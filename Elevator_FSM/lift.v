==> flow/design.v <==
`timescale 1ns / 1ps
module LiftC(clk,reset,req_floor,stop,door,Up,Down,y);
input clk,reset;
input [6:0] req_floor;
output reg[1:0] door;
output reg[1:0] Up;
output reg[1:0] Down;
output reg[1:0] stop;
output [6:0] y;
reg [6:0] cf ;
always @ (posedge clk)
begin
if(reset)
begin
cf=6'd0;
stop=6'd1;
door = 1'd1;
Up=1'd0;
Down=1'd0;
end
else
begin
if(req_floor < 6'd61)
begin
if(req_floor < cf )
begin
cf=cf-1;
door=1'd0;
stop=6'd0;
Up=1'd0;
Down=1'd1;
end
else if (req_floor > cf)
begin
cf = cf+1;
door=1'd0;
stop=6'd0;
Up=1'd1;
Down=1'd0;
end
else if(req_floor == cf )
begin
cf = req_floor;
door=1'd1;
stop=6'd1;
Up=1'd0;
Down=1'd0;
end
end
end
end
assign y = cf;
endmodule
# From RTL to reports: LiftC
# Tool output for the design above, in the order of the flow.
# Lines are those of the file above, counted from 1.
# Operators: Yosys type, input widths -> output width; for muxes data width and select width s.
# Library cell names are shortened.
# A cell with -- has no value.
# setup
top	LiftC
clock_port	clk
cell_library	sky130hd
pvt_corner	tt_025C_1v80

# Elaborated design
# Source: Yosys, flattened and elaborated, memories not mapped. Widths are those after wreduce. Registers that Yosys merges into a memory's read port (data or address) are not register bits. Print and check cells do not count. Equal cells are merged and count once.
# bits
regBits	13
output_inout_bits	15
elab_cells	23
# op_classes
addsub	2
reduce_and_logical	2
n_mux	11
cmp	3
n_eq	1
# ops
cell	n
$mux 7	3
$mux 2	8
$add 7x1->7 const B	1
$sub 7x1->7 const B	1
$lt 7x6->1 const B	1
$gt 7x7->1	1
$lt 7x7->1	1
$eq 7x7->1	1
$reduce_bool 3->1	1
$reduce_and 2->1	1

# Depth
# Longest topological path by Yosys (ltp), each cell counted once; first at word level (registers and memories cut), then after technology mapping (sequential cells cut; the memories' decode and read muxes count).
# depth
depth_word	4
ABC_AREA	1
ltp_mapped	13
mapped_depth_nobuf	12

# Mapped cells and area
# The flow's flattened synthesis, as Yosys stat reports it; memories are mapped. The netlist is that of the ABC_AREA named above (0 if unset); the other value can give another one.
# types
cell_type	n	area_total_um2
dfxtp_1	10	200.192
nand2_1	38	142.637
ha_1	9	112.608
nand3_1	19	95.091
nor2_1	19	71.318
inv_1	17	63.811
buf_4	6	45.043
o21ai_0	9	45.043
a21oi_1	7	35.034
xor2_1	4	35.034
buf_6	3	33.782
a21oi_4	2	32.531
nand4_1	4	25.024
nand2_2	2	12.512
nand2_4	1	11.261
nor2_4	1	11.261
o21ai_1	2	10.01
a21oi_2	1	8.758
# Not listed: further types 8, cells in them 8.
# synth_totals
sequential_area_um2	200.2
ffs	10
stdcells	162
area_um2	1038.5

# Path before layout
# Path of least setup slack by OpenSTA after synthesis, without wires, with an ideal clock, recovery checks aside; 20% of the period is set as input and as output delay. Where synthesis merged equal registers, the netlist keeps one of their names.
# synth_timing
path_kind	reg2reg
startpoint	register cf[4]
endpoint	register cf[1]
arrival_ps	1631
t_first_pin_ps	0
path_slack_ps	962
path_buffers	2
path_stages	13
clock_period_ps	2710
path_delay_ps	1748
synth_period_reached_ps	1748
# "path_delay_ps" is the arrival time less input delay plus setup time.
# "path_stages" counts driving pins, that of a launching flip-flop among them; a cell with two outputs on the path counts twice.
# "synth_period_reached_ps" = period - worst setup slack (recovery checks aside). The figure is calculated, with input and output delays left at 20% of the set period.
# Between the ends stands the longest chain of elaborated cells between them, by number of cells; it is not shown to be the way that was timed. Of several equally long chains one is given.
# A line is the first line of the expression or statement that the cell stems from. Yosys adds cells for indexed reads and writes and turns some case tables into memories.
# A register here has more assigning lines than the two given.
# synth_via
cell_sequence	dfxtp_1 -> buf_2 -> inv_1 -> ha_1 -> nand2_1 -> nand2_1 -> a21oi_4 -> nand2_4 -> buf_6 -> nand3_1 -> nand2_1 -> nor2_1 -> nor2_1
elab_chain_len	4
cells_between	8
cone_classes	compare: 2; eq/ne: 1; mux: 3; reduce/logical: 2
# synth_lines
item	line	text
start: declaration	10	reg [6:0] cf ;
start: assignment	27	cf=cf-1;
start: assignment	35	cf = cf+1;
$eq 7x7->1	41	else if(req_floor == cf )
$mux 7	41
$mux 7	33	else if (req_floor > cf)
$mux 7	25	if(req_floor < cf )
end: assignment	27
end: assignment	35
end: declaration	10

# Worst path after layout
# From the final timing report of record 1: the path of least setup slack in the routed layout; clock arrival at registers is part of the times.
# The path's times are printed in steps of 10 ps; the period is the one set.
# layout_timing
path_kind	reg2reg
startpoint	register cf[6]
endpoint	register cf[0]
path_stages	12
path_slack_ps	-150
path_buffers	0
clock_period_ps	1380
arrival_ps	1680
t_first_pin_ps	240
# Between the ends stands the longest chain of elaborated cells between them, by number of cells; it is not shown to be the way that was timed. Of several equally long chains one is given.
# A register here has more assigning lines than the two given.
# layout_via
cell_sequence	dfxtp_4 -> inv_4 -> ha_4 -> nand2_4 -> nor2_4 -> nand2_4 -> nand2_4 -> nand2_2 -> nand2_1 -> nand3_1 -> nand2_1 -> inv_1
elab_chain_len	4
cells_between	8
cone_classes	compare: 2; eq/ne: 1; mux: 3; reduce/logical: 2
# layout_lines
item	line	text
start: declaration	10	reg [6:0] cf ;
start: assignment	27	cf=cf-1;
start: assignment	35	cf = cf+1;
$eq 7x7->1	41	else if(req_floor == cf )
$mux 7	41
$mux 7	33	else if (req_floor > cf)
$mux 7	25	if(req_floor < cf )
end: assignment	27
end: assignment	35
end: declaration	10

# Settings and measured results of 2 stored flow runs for module LiftC (sky130hd), not sorted in any way. The constraints put input and output delay at 20% of the set period each and load the outputs with 0.01 pF.
# "achieved_period_ps" = clock period - worst setup slack. The figure is calculated, with input and output delays left at 20% of the set period.
# "worst_setup_path_time_ps" is the time allowed to the run's worst setup path (the clock period less input and output delay, where it has them) less its slack. Clock arrival times count: a late capture clock shortens it, a late launch clock lengthens it.
# By "fin_power_uw" is meant OpenSTA's value without simulated activity: inputs other than the clock are taken to toggle once in ten clock periods, and the tool carries that through the logic.
# "worst_setup_path_time_ps" is given in steps of 10 ps.
# Settings: -- = not set for that run.
stored run	period_ns	CORE_UTILIZATION	SETUP_SLACK_MARGIN	ABC_AREA	GPL_TIMING_DRIVEN	GPL_ROUTABILITY_DRIVEN	SLEW_MARGIN	MIN_ROUTING_LAYER	CAP_MARGIN	CORE_MARGIN	PLACE_DENSITY_LB_ADDON	CORE_ASPECT_RATIO	CELL_PAD_IN_SITES_GLOBAL_PLACEMENT	CTS_CLUSTER_SIZE	CTS_CLUSTER_DIAMETER	MAX_ROUTING_LAYER	synth_chip_area_um2	design.die.area_um2	finish.stdcell_area_um2	finish.utilization_pct	worst_setup_slack_ps	tns_setup_ps	final_hold_ws_ps	fin_power_uw	achieved_period_ps	worst_setup_path_time_ps	worstPathKind
record 1	1.38	16	-0.05	1	1	1	5	met2	20	2	--	--	--	--	--	--	1038.5	7151.2	1700.4	26.9	-152	-1007	509	1427	1532	1530	reg2reg
record 2	1.76	18	0.24	0	--	1	0	--	20	2	0.11	0.96	0	13	65	met4	970.9	5997.8	1876.8	35.6	-127	-653	463	1481	1887	1890	reg2reg
